==> flow/design.v <==
module receiver (
    input        clk,
    input        rstn,
    output reg   ready,
    output reg [6:0] data_out,
    output reg   parity_ok_n,  
    input        serial_in
);
    reg [6:0] shift_reg;
    reg [3:0] bit_cnt;
    reg       parity_calc;
    reg       serial_d;        
    always @(posedge clk or negedge rstn) begin
        if (!rstn) begin
            serial_d    <= 1'b1;
            bit_cnt     <= 4'd0;
            shift_reg   <= 7'd0;
            parity_calc <= 1'b0;
            ready       <= 1'b0;
            data_out    <= 7'd0;
            parity_ok_n <= 1'b1;
        end else begin
            serial_d <= serial_in;
            if (bit_cnt == 4'd0) begin
                ready <= 1'b0;
                if (serial_d == 1'b1 && serial_in == 1'b0) begin
                    bit_cnt     <= 4'd1;
                    parity_calc <= 1'b0;
                end
            end
            else begin
                if (bit_cnt <= 4'd7) begin
                    shift_reg[bit_cnt-1] <= serial_in;
                    parity_calc <= (bit_cnt == 4'd1)
                                  ? serial_in
                                  : parity_calc ^ serial_in;
                    bit_cnt <= bit_cnt + 4'd1;
                end
                else if (bit_cnt == 4'd8) begin
                    parity_ok_n <= parity_calc ^ serial_in;
                    data_out    <= shift_reg;
                    ready       <= 1'b1;
                    bit_cnt     <= 4'd0;  
                end
            end
        end
    end
endmodule
* Reports on receiver
The steps from the RTL of receiver to its reports follow in flow order.
Lines are those of the file above, counted from 1.
Operators carry their Yosys type and port widths (W data, S select, Z words).
Library cell names are shortened.
Not given: -
- Top module :: receiver
- Clock :: clk
- Standard-cell library :: sky130hd
- Timing corner :: tt_025C_1v80

* Word level
Source: Yosys, flattened and elaborated, memories not mapped. Widths are those after wreduce. Registers that Yosys merges into a memory's read port (data or address) are not register bits. Print and check cells do not count. Equal cells are merged and count once.
- Output and inout bits :: 9
- Flip-flop bits (word level) :: 22
- Cells after elaboration :: 45
- Multiplexer cells :: 11
- Shift-type cells :: 2
- Order comparisons :: 1
- Eq/ne operators :: 4
- Reductions and logical operators :: 10
- Bitwise operators :: 7
- Add/sub/neg operators :: 3
** Operators by type and width (number)
- $shift A1 B33 Y7 :: 1
- $shift A1 B33 Y7 const A :: 1
- $neg A32 Y33 :: 1
- $mux W4 :: 4
- $reduce_and A2 Y1 :: 4
- $and A7 B7 Y7 :: 1
- $or A7 B7 Y7 :: 1
- $not A7 Y7 :: 1
- $mux W1 :: 7
- $sub A4 B1 Y5 const B :: 1
- $reduce_bool A2 Y1 :: 2
- $add A4 B1 Y4 const B :: 1
- $eq A4 B1 Y1 const B :: 1
- $le A4 B3 Y1 const B :: 1
- $eq A4 B4 Y1 const B :: 1
- $logic_not A4 Y1 :: 1
- $not A1 Y1 :: 3
- $reduce_and A3 Y1 :: 1
- $reduce_bool A3 Y1 :: 1
- $ne A2 B1 Y1 const B :: 1
- $ne A2 B2 Y1 const B :: 1
- $xor A1 B1 Y1 :: 1
- $logic_and A1 B1 Y1 :: 1

* Depth
Yosys ltp: most cells in a row. Word level: on the elaborated netlist, between registers, memories and ports. Mapped: between sequential cells and ports; inverters and the memories' decode and read muxes count.
- Depth in word-level cells :: 6
- ABC_AREA :: 0
- Gate-level depth with buffers :: 13

* Synthesis result
Source: synth_stat.txt of the flow (Yosys; design flattened, memories mapped). It holds for the ABC_AREA given above (unset counts as 0); a run with the other value may have another netlist.
Totals and module areas in this step are rounded.
** Cell types
- dfrtp_1 :: number 20, area in all 500.48 µm²
- ha_1 :: number 11, area in all 137.632 µm²
- mux2_2 :: number 11, area in all 123.869 µm²
- dfstp_2 :: number 2, area in all 52.55 µm²
- nand2_1 :: number 10, area in all 37.536 µm²
- mux2_1 :: number 3, area in all 33.782 µm²
- a21oi_1 :: number 6, area in all 30.029 µm²
- o21ai_0 :: number 6, area in all 30.029 µm²
- a2111oi_4 :: number 1, area in all 27.526 µm²
- xor2_4 :: number 1, area in all 27.526 µm²
- nor2_1 :: number 7, area in all 26.275 µm²
- xnor2_1 :: number 3, area in all 26.275 µm²
- and3_1 :: number 4, area in all 25.024 µm²
- nand3_1 :: number 5, area in all 25.024 µm²
- inv_1 :: number 5, area in all 18.768 µm²
- nor2b_1 :: number 3, area in all 18.768 µm²
- xor2_2 :: number 1, area in all 16.266 µm²
- nor4b_2 :: number 1, area in all 15.014 µm²
Not listed: further types 25, cells in them 31.
- Cells in the netlist :: 131
- Mapped flip-flops :: 22
- Chip area (Yosys) :: 0.0014 mm²
- Buffer cells :: 6

* Timing after synthesis
Path of least setup slack by OpenSTA after synthesis, without wires, with an ideal clock, recovery checks aside; 20% of the period is set as input and as output delay. Where synthesis merged equal registers, the netlist keeps one of their names.
- Path kind :: reg2reg
- Start point :: register bit_cnt[0]
- End point :: register shift_reg[1]
- Data arrival time :: 3.068 ns
- Driving pins on the path :: 13
- Period :: 3.52 ns
- Buffers on the path :: 2
- Path delay :: 3.195 ns
- Library setup time :: 0.127 ns
- Required time :: 3.393 ns
- Setup slack :: 0.325 ns
- Period reached after synthesis :: 3.195 ns
"path delay" = arrival - input delay + setup time.
"driving pins on the path": output pins that drive a net of the path, with the launching flip-flop's if there is one; two outputs of one cell count as two.
"period reached after synthesis" is the clock period less the worst setup slack; recovery checks do not enter. This is arithmetic on one report: input and output delays are still those of the set period (20% each).
Between the ends stands the longest chain of elaborated cells between them, by number of cells; it is not shown to be the way that was timed. Of several equally long chains one is given.
Each line given opens the expression or statement behind the cell; cells for indexed reads and writes are added by Yosys, which also makes memories of some case tables.
A register here has more assigning lines than the two given.
Lines with a computed index may be missing from the assigning lines.
- Cells stage by stage :: dfrtp_1 clkbuf_2 inv_1 ha_1 buf_6 xor2_4 or3_2 ha_1 nor3b_1 nand3_2 a2111oi_4 nand3_1 mux2_1
- Cells in the longest elaborated chain :: 6
- Elaborated cells between the ends (all ways) :: 11
- Source lines of those cells :: 3
- Classes of those cells :: add/sub (2); compare (1); shift (2); logic (4); reduce/logical (2)
** RTL lines, path post-synthesis
- from (decl) :: line 10 : reg [3:0] bit_cnt;
- from (assign) :: line 16 : bit_cnt     <= 4'd0;
- from (assign) :: line 37 : bit_cnt <= bit_cnt + 4'd1;
- $sub A4 B1 Y5 :: line 33 : shift_reg[bit_cnt-1] <= serial_in;
- $neg A32 Y33 :: line 33
- $shift A1 B33 Y7 :: line 33
- $not A7 Y7 :: line 33
- $and A7 B7 Y7 :: line 33
- $or A7 B7 Y7 :: line 33
- to (assign) :: line 17 : shift_reg   <= 7'd0;
- to (decl) :: line 9 : reg [6:0] shift_reg;

* Timing after layout
Path of least setup slack in the final report of job 1 (OpenROAD, finished layout, wires in). Where an end is a register, its clock arrival counts in the times.
- Path kind :: reg2reg
- Start point :: register bit_cnt[0]
- End point :: register shift_reg[1]
- Buffers on the path :: 1
- Period :: 3.51 ns
- Driving pins on the path :: 12
- Library setup time :: 0.10 ns
- Setup slack :: 0.39 ns
- Required time :: 3.71 ns
- Data arrival time :: 3.32 ns
Between the ends stands the longest chain of elaborated cells between them, by number of cells; it is not shown to be the way that was timed. Of several equally long chains one is given.
A register here has more assigning lines than the two given.
Lines with a computed index may be missing from the assigning lines.
- Cells stage by stage :: dfrtp_1 buf_4 nor2_1 xnor2_1 nor3_1 o21ai_1 ha_1 nor4b_4 nand4_1 a2111oi_4 nand3_1 mux2_1
- Cells in the longest elaborated chain :: 6
- Elaborated cells between the ends (all ways) :: 11
- Source lines of those cells :: 3
- Classes of those cells :: add/sub (2); compare (1); shift (2); logic (4); reduce/logical (2)
** RTL lines, path post-layout
- from (decl) :: line 10 : reg [3:0] bit_cnt;
- from (assign) :: line 16 : bit_cnt     <= 4'd0;
- from (assign) :: line 37 : bit_cnt <= bit_cnt + 4'd1;
- $sub A4 B1 Y5 :: line 33 : shift_reg[bit_cnt-1] <= serial_in;
- $neg A32 Y33 :: line 33
- $shift A1 B33 Y7 :: line 33
- $not A7 Y7 :: line 33
- $and A7 B7 Y7 :: line 33
- $or A7 B7 Y7 :: line 33
- to (assign) :: line 17 : shift_reg   <= 7'd0;
- to (decl) :: line 9 : reg [6:0] shift_reg;

FLOW RESULTS
============

Measured results for receiver: 2 stored runs of the Yosys and OpenROAD flow on sky130hd. The settings differ; the order carries no meaning. The constraints put input and output delay at 20% of the set period each and load the outputs with 0.01 pF.
"achieved clock period": clock period set for the run, less the worst setup slack. It is reckoned from that one timing run; input and output delays stay at 20% of the period that was set.
"overall power" is the tool's figure for a default switching activity; nothing was simulated.
Values from the reports are rounded here.

* Job 1
** Files
==> flow/run.sh <==
#!/bin/bash
# the make line also repeats the synthesis and layout settings of config.mk as NAME=value (left out here)
make -C /OpenROAD-flow-scripts/flow DESIGN_CONFIG=/design/flow/config.mk WORK_HOME=/design/flow/orfs CLKGATE_MAP_FILE= finish
==> flow/config.mk <==
export PLATFORM = sky130hd
export DESIGN_NAME = receiver
export DESIGN_NICKNAME = receiver
export VERILOG_FILES = /design/flow/design.v
export SDC_FILE = /design/flow/constraint.sdc
export NUM_CORES = 4
export LEC_CHECK = 0
export CAP_MARGIN = 20
export CORE_MARGIN = 2
export CORE_UTILIZATION = 40
export SETUP_SLACK_MARGIN = 0.22
export SLEW_MARGIN = 20
==> flow/constraint.sdc <==
create_clock -name core_clock -period 3.51 [get_ports {clk}]
set_input_delay 0.7020 -clock core_clock [delete_from_list [all_inputs] [get_ports {clk}]]
set_output_delay 0.7020 -clock core_clock [all_outputs]
set_load 0.01 [all_outputs]
** Results
- Achieved clock period :: 3.118 ns
- Sum of negative setup slack :: 0.000 ns
- Final utilization :: 49.8%
- Overall power :: 1830 µW
- Setup slack of the worst path :: 0.392 ns
- Chip area after synthesis (Yosys) :: 0.0014 mm²
- Area of the die :: 0.00399 mm²

* Job 2
** Files
==> flow/run.sh <==
#!/bin/bash
# the make line also repeats the synthesis and layout settings of config.mk as NAME=value (left out here)
make -C /OpenROAD-flow-scripts/flow DESIGN_CONFIG=/design/flow/config.mk WORK_HOME=/design/flow/orfs CLKGATE_MAP_FILE= finish
==> flow/config.mk <==
export PLATFORM = sky130hd
export DESIGN_NAME = receiver
export DESIGN_NICKNAME = receiver
export VERILOG_FILES = /design/flow/design.v
export SDC_FILE = /design/flow/constraint.sdc
export NUM_CORES = 4
export LEC_CHECK = 0
export ABC_AREA = 0
export CAP_MARGIN = 20
export CORE_ASPECT_RATIO = 0.77
export CORE_MARGIN = 8
export CORE_UTILIZATION = 28
export CTS_CLUSTER_DIAMETER = 220
export PLACE_DENSITY = 0.44
export SETUP_SLACK_MARGIN = 1.04
export SLEW_MARGIN = 20
==> flow/constraint.sdc <==
create_clock -name core_clock -period 4.17 [get_ports {clk}]
set_input_delay 0.8340 -clock core_clock [delete_from_list [all_inputs] [get_ports {clk}]]
set_output_delay 0.8340 -clock core_clock [all_outputs]
set_load 0.01 [all_outputs]
** Results
- Area of the die :: 0.00754 mm²
- Chip area after synthesis (Yosys) :: 0.0014 mm²
- Sum of negative setup slack :: 0.000 ns
- Achieved clock period :: 3.010 ns
- Setup slack of the worst path :: 1.16 ns
- Overall power :: 1690 µW
- Final utilization :: 37.9%

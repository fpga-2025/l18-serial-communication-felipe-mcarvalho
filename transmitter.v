==> flow/design.v <==
module transmitter (
    input clk,
    input rstn,
    input start,
    input [6:0] data_in,
    output reg serial_out
);
localparam STATE_IDLE       = 3'b000; 
localparam STATE_START_BIT  = 3'b001; 
localparam STATE_DATA_BITS  = 3'b010; 
localparam STATE_PARITY_BIT = 3'b011; 
localparam STATE_STOP_BIT   = 3'b100; 
reg [2:0] state = STATE_IDLE;       
reg [6:0] data_reg;                 
reg [2:0] bit_count;                
reg parity_bit;                     
always @(posedge clk or negedge rstn) begin
    if (!rstn) begin
        state <= STATE_IDLE;
        serial_out <= 1'b1;
        bit_count <= 3'b0;
    end else begin
        case (state)
            STATE_IDLE: begin
                serial_out <= 1'b1; 
                if (start) begin
                    data_reg <= data_in; 
                    parity_bit <= ^data_in; 
                    state <= STATE_START_BIT;
                end
            end
            STATE_START_BIT: begin
                serial_out <= 1'b0; 
                bit_count <= 3'b0; 
                state <= STATE_DATA_BITS;
            end
            STATE_DATA_BITS: begin
                serial_out <= data_reg[bit_count];
                if (bit_count == 3'd6) begin 
                    state <= STATE_PARITY_BIT;
                end else begin
                    bit_count <= bit_count + 1;
                end
            end
            STATE_PARITY_BIT: begin
                serial_out <= parity_bit; 
                state <= STATE_STOP_BIT;
            end
            STATE_STOP_BIT: begin
                serial_out <= 1'b1; 
                state <= STATE_IDLE; 
            end
            default: begin
                state <= STATE_IDLE;
                serial_out <= 1'b1;
            end
        endcase
    end
end
endmodule
### From RTL to reports: transmitter

The steps from the RTL of transmitter to its reports follow in flow order.
Lines are those of the file above, counted from 1.
Operators: Yosys type, input widths -> output width; for muxes data width and select width s.
Cell names lack the library's common part.
A cell with -- has no value.

| set-up | value |
|---|---|
| top | transmitter |
| clock input | clk |
| library | sky130hd |
| library corner | tt_025C_1v80 |

### After elaboration

Counts by Yosys on the flattened word-level netlist (proc, flatten, opt, wreduce; memories kept). Register bits leave out memories and registers merged into their read ports (data or address). Print and check cells are left out. Cells with the same type and inputs are merged into one.

| word-level totals | value |
|---|---|
| register bits | 15 |
| bits in latches | 0 |
| RAM bits | 0 |
| bits in read-only memories | 0 |
| clocked read ports x word width | 0 |
| memory cells | 0 |
| input bits | 10 |
| output and inout bits | 1 |
| word-level cells | 26 |

| operators by class | value |
|---|---|
| $add $sub $neg | 1 |
| multipliers | 0 |
| div/mod/pow operators | 0 |
| order comparisons | 0 |
| equal/unequal tests | 7 |
| shift operators | 1 |
| multiplexer cells | 6 |
| bitwise gates (word level) | 0 |
| reduce/logical cells | 6 |

Operators by type and width:

| cell | count |
|---|---|
| $pmux 3 s4 | 1 |
| $mux 3 | 3 |
| $shiftx 7x3->1 | 1 |
| $reduce_xor 7->1 | 1 |
| $ne 2x2->1 const B | 3 |
| $eq 3x2->1 const B | 2 |
| $pmux 3 s2 | 1 |
| $reduce_and 2->1 | 2 |
| $add 3x1->3 const B | 1 |
| $eq 3x1->1 const B | 1 |
| $eq 3x3->1 const B | 1 |
| $logic_not 3->1 | 1 |
| $reduce_and 3->1 | 1 |
| $pmux 1 s3 | 1 |
| $reduce_bool 2->1 | 1 |

### Logic depth

Longest topological path by Yosys (ltp), each cell counted once; first at word level (registers and memories cut), then after technology mapping (sequential cells cut; the memories' decode and read muxes count).

| depth | value |
|---|---|
| depth after elaboration | 3 |
| ABC_AREA | 0 |
| mapped depth | 5 |

### Mapped cells and area

Yosys stat after the flow's synthesis: flattened, memories mapped to cells. It holds for the ABC_AREA given above (unset counts as 0); a run with the other value may have another netlist.

Cell types:

| type | count |
|---|---|
| edfxtp_1 | 8 |
| dfrtp_1 | 6 |
| xnor2_1 | 5 |
| mux2i_1 | 3 |
| dfstp_2 | 1 |
| a31oi_1 | 4 |
| ha_1 | 2 |
| mux4_2 | 1 |
| o21ai_0 | 4 |
| a22o_1 | 2 |
| xor2_1 | 2 |
| and3_1 | 2 |
| buf_6 | 1 |
| clkbuf_1 | 3 |
| nor3_1 | 2 |
| a211o_1 | 1 |
| nand4b_1 | 1 |
| a211oi_1 | 1 |

Other cell types: 7; their cells: 10.

| mapped netlist | value |
|---|---|
| mapped cells | 59 |
| cell area after synthesis | 737.0 um2 |
| sequential part of the area | 416.6 um2 |
| flip-flops | 15 |

### Timing after synthesis

OpenSTA on the mapped netlist: ideal clock, no wires. The path of least setup slack (recovery checks aside). Input and output delay are each 20% of the period. Register names are those of the netlist, which keeps one name where synthesis merged equal registers.

| path post-synthesis | value |
|---|---|
| path kind | reg2reg |
| from | register bit_count[1] |
| to | register serial_out |
| period | 1.72 ns |
| setup time | 0.077 ns |
| arrival time | 1.239 ns |
| slack | 0.403 ns |
| delay of the path | 1.316 ns |
| stages on the path | 5 |
| path buffers | 1 |
| period reached after synthesis | 1.317 ns |

"delay of the path" = arrival - input delay + setup time.
"stages on the path": output pins that drive a net of the path, with the launching flip-flop's if there is one; two outputs of one cell count as two.
"period reached after synthesis" = period - worst setup slack (recovery checks aside). The figure is calculated, with input and output delays left at 20% of the set period.
The rows between start and end are the longest chain of elaborated cells between them; the timing report does not say that the signal goes this way. Where chains are equally long, one stands for them.
A line is the first line of the expression or statement that the cell stems from. Yosys adds cells for indexed reads and writes and turns some case tables into memories.
A register here has more assigning lines than the two given.

| on the way, post-synthesis | value |
|---|---|
| cells stage by stage | dfrtp_1 -> buf_6 -> nand2b_1 -> mux4_2 -> a31oi_1 |
| cells in the longest elaborated chain | 2 |
| elaborated cells between the ends (all ways) | 2 |
| RTL lines with such cells | 2 |
| classes of those cells | shift: 1; mux: 1 |

Ends and longest elaborated chain, post-synthesis:

| element | line | source |
|---|---|---|
| from (decl) | 15 | `reg [2:0] bit_count;` |
| from (assign) | 21 | `bit_count <= 3'b0;` |
| from (assign) | 42 | `bit_count <= bit_count + 1;` |
| $shiftx 7x3->1 | 38 | `serial_out <= data_reg[bit_count];` |
| $pmux 1 s3 | 23 | `case (state)` |
| to (assign) | 38 |  |
| to (assign) | 46 | `serial_out <= parity_bit;` |
| to (decl) | 6 | `output reg serial_out` |

### Timing after layout

From the final timing report of run 1: the path of least setup slack in the routed layout; clock arrival at registers is part of the times.

| path post-layout | value |
|---|---|
| path kind | reg2reg |
| from | register bit_count[1] |
| to | register bit_count[0] |
| period | 1.64 ns |
| setup time | 0.10 ns |
| arrival time | 1.67 ns |
| slack | 0.16 ns |
| stages on the path | 5 |
| path buffers | 0 |

The rows between start and end are the longest chain of elaborated cells between them; the timing report does not say that the signal goes this way. Where chains are equally long, one stands for them.
A register here has more assigning lines than the two given.

| on the way, post-layout | value |
|---|---|
| cells stage by stage | dfrtp_1 -> ha_1 -> a21boi_0 -> o21ai_0 -> a22o_1 |
| cells in the longest elaborated chain | 3 |
| elaborated cells between the ends (all ways) | 5 |
| RTL lines with such cells | 2 |
| classes of those cells | eq/ne: 2; mux: 2; reduce/logical: 1 |

Ends and longest elaborated chain, post-layout:

| element | line | source |
|---|---|---|
| from (decl) | 15 | `reg [2:0] bit_count;` |
| from (assign) | 21 | `bit_count <= 3'b0;` |
| from (assign) | 42 | `bit_count <= bit_count + 1;` |
| $eq 3x3->1 | 39 | `if (bit_count == 3'd6) begin` |
| $mux 3 | 39 |  |
| $pmux 3 s2 | 23 | `case (state)` |
| to (assign) | 21 |  |
| to (assign) | 42 |  |
| to (decl) | 15 |  |

Memo
Re: implementation data of transmitter

Measured results for transmitter: 2 stored runs of the Yosys and OpenROAD flow on sky130hd. The settings differ; the order carries no meaning. The constraints put input and output delay at 20% of the set period each and load the outputs with 0.01 pF.
"clock period reached" means the clock period less the worst setup slack. The figure is calculated, with input and output delays left at 20% of the set period.
"allowed time less slack (worst setup path)" is the time allowed to the run's worst setup path (the clock period less input and output delay, where it has them) less its slack. Clock arrival times count: a late capture clock shortens it, a late launch clock lengthens it.
By "total power after layout" is meant OpenSTA's value without simulated activity: inputs other than the clock are taken to toggle once in ten clock periods, and the tool carries that through the logic.
Among the settings, - means not set for that run.

| run name | period_ns | CORE_UTILIZATION | CAP_MARGIN | CORE_MARGIN | SLEW_MARGIN | SETUP_SLACK_MARGIN | PLACE_DENSITY_LB_ADDON | ABC_AREA | GPL_ROUTABILITY_DRIVEN | CTS_CLUSTER_DIAMETER | MIN_ROUTING_LAYER | die size (um2) | final setup TNS (ns) | clock period reached (ns) | utilization after layout (%) | total power after layout (mW) | standard-cell area after layout (um2) | allowed time less slack (worst setup path) (ns) | class of the worst setup path | post-synthesis cell area (um2) | smallest setup slack (ns) |
|---|---|---|---|---|---|---|---|---|---|---|---|---|---|---|---|---|---|---|---|---|---|
| run 1 | 1.64 | 43 | 20 | 2 | 20 | - | - | - | - | - | - | 2061.2 | 0.000 | 1.480 | 56.7 | 1.308 | 883.3 | 1.48 | reg2reg | 737.0 | 0.160 |
| run 2 | 2.8 | 51 | 10 | 8 | 20 | 0.77 | 0.16 | 0 | 1 | 295 | met1 | 2917.6 | 0.000 | 1.879 | 64.5 | 0.7427 | 860.8 | 1.32 | reg2out | 737.0 | 0.921 |
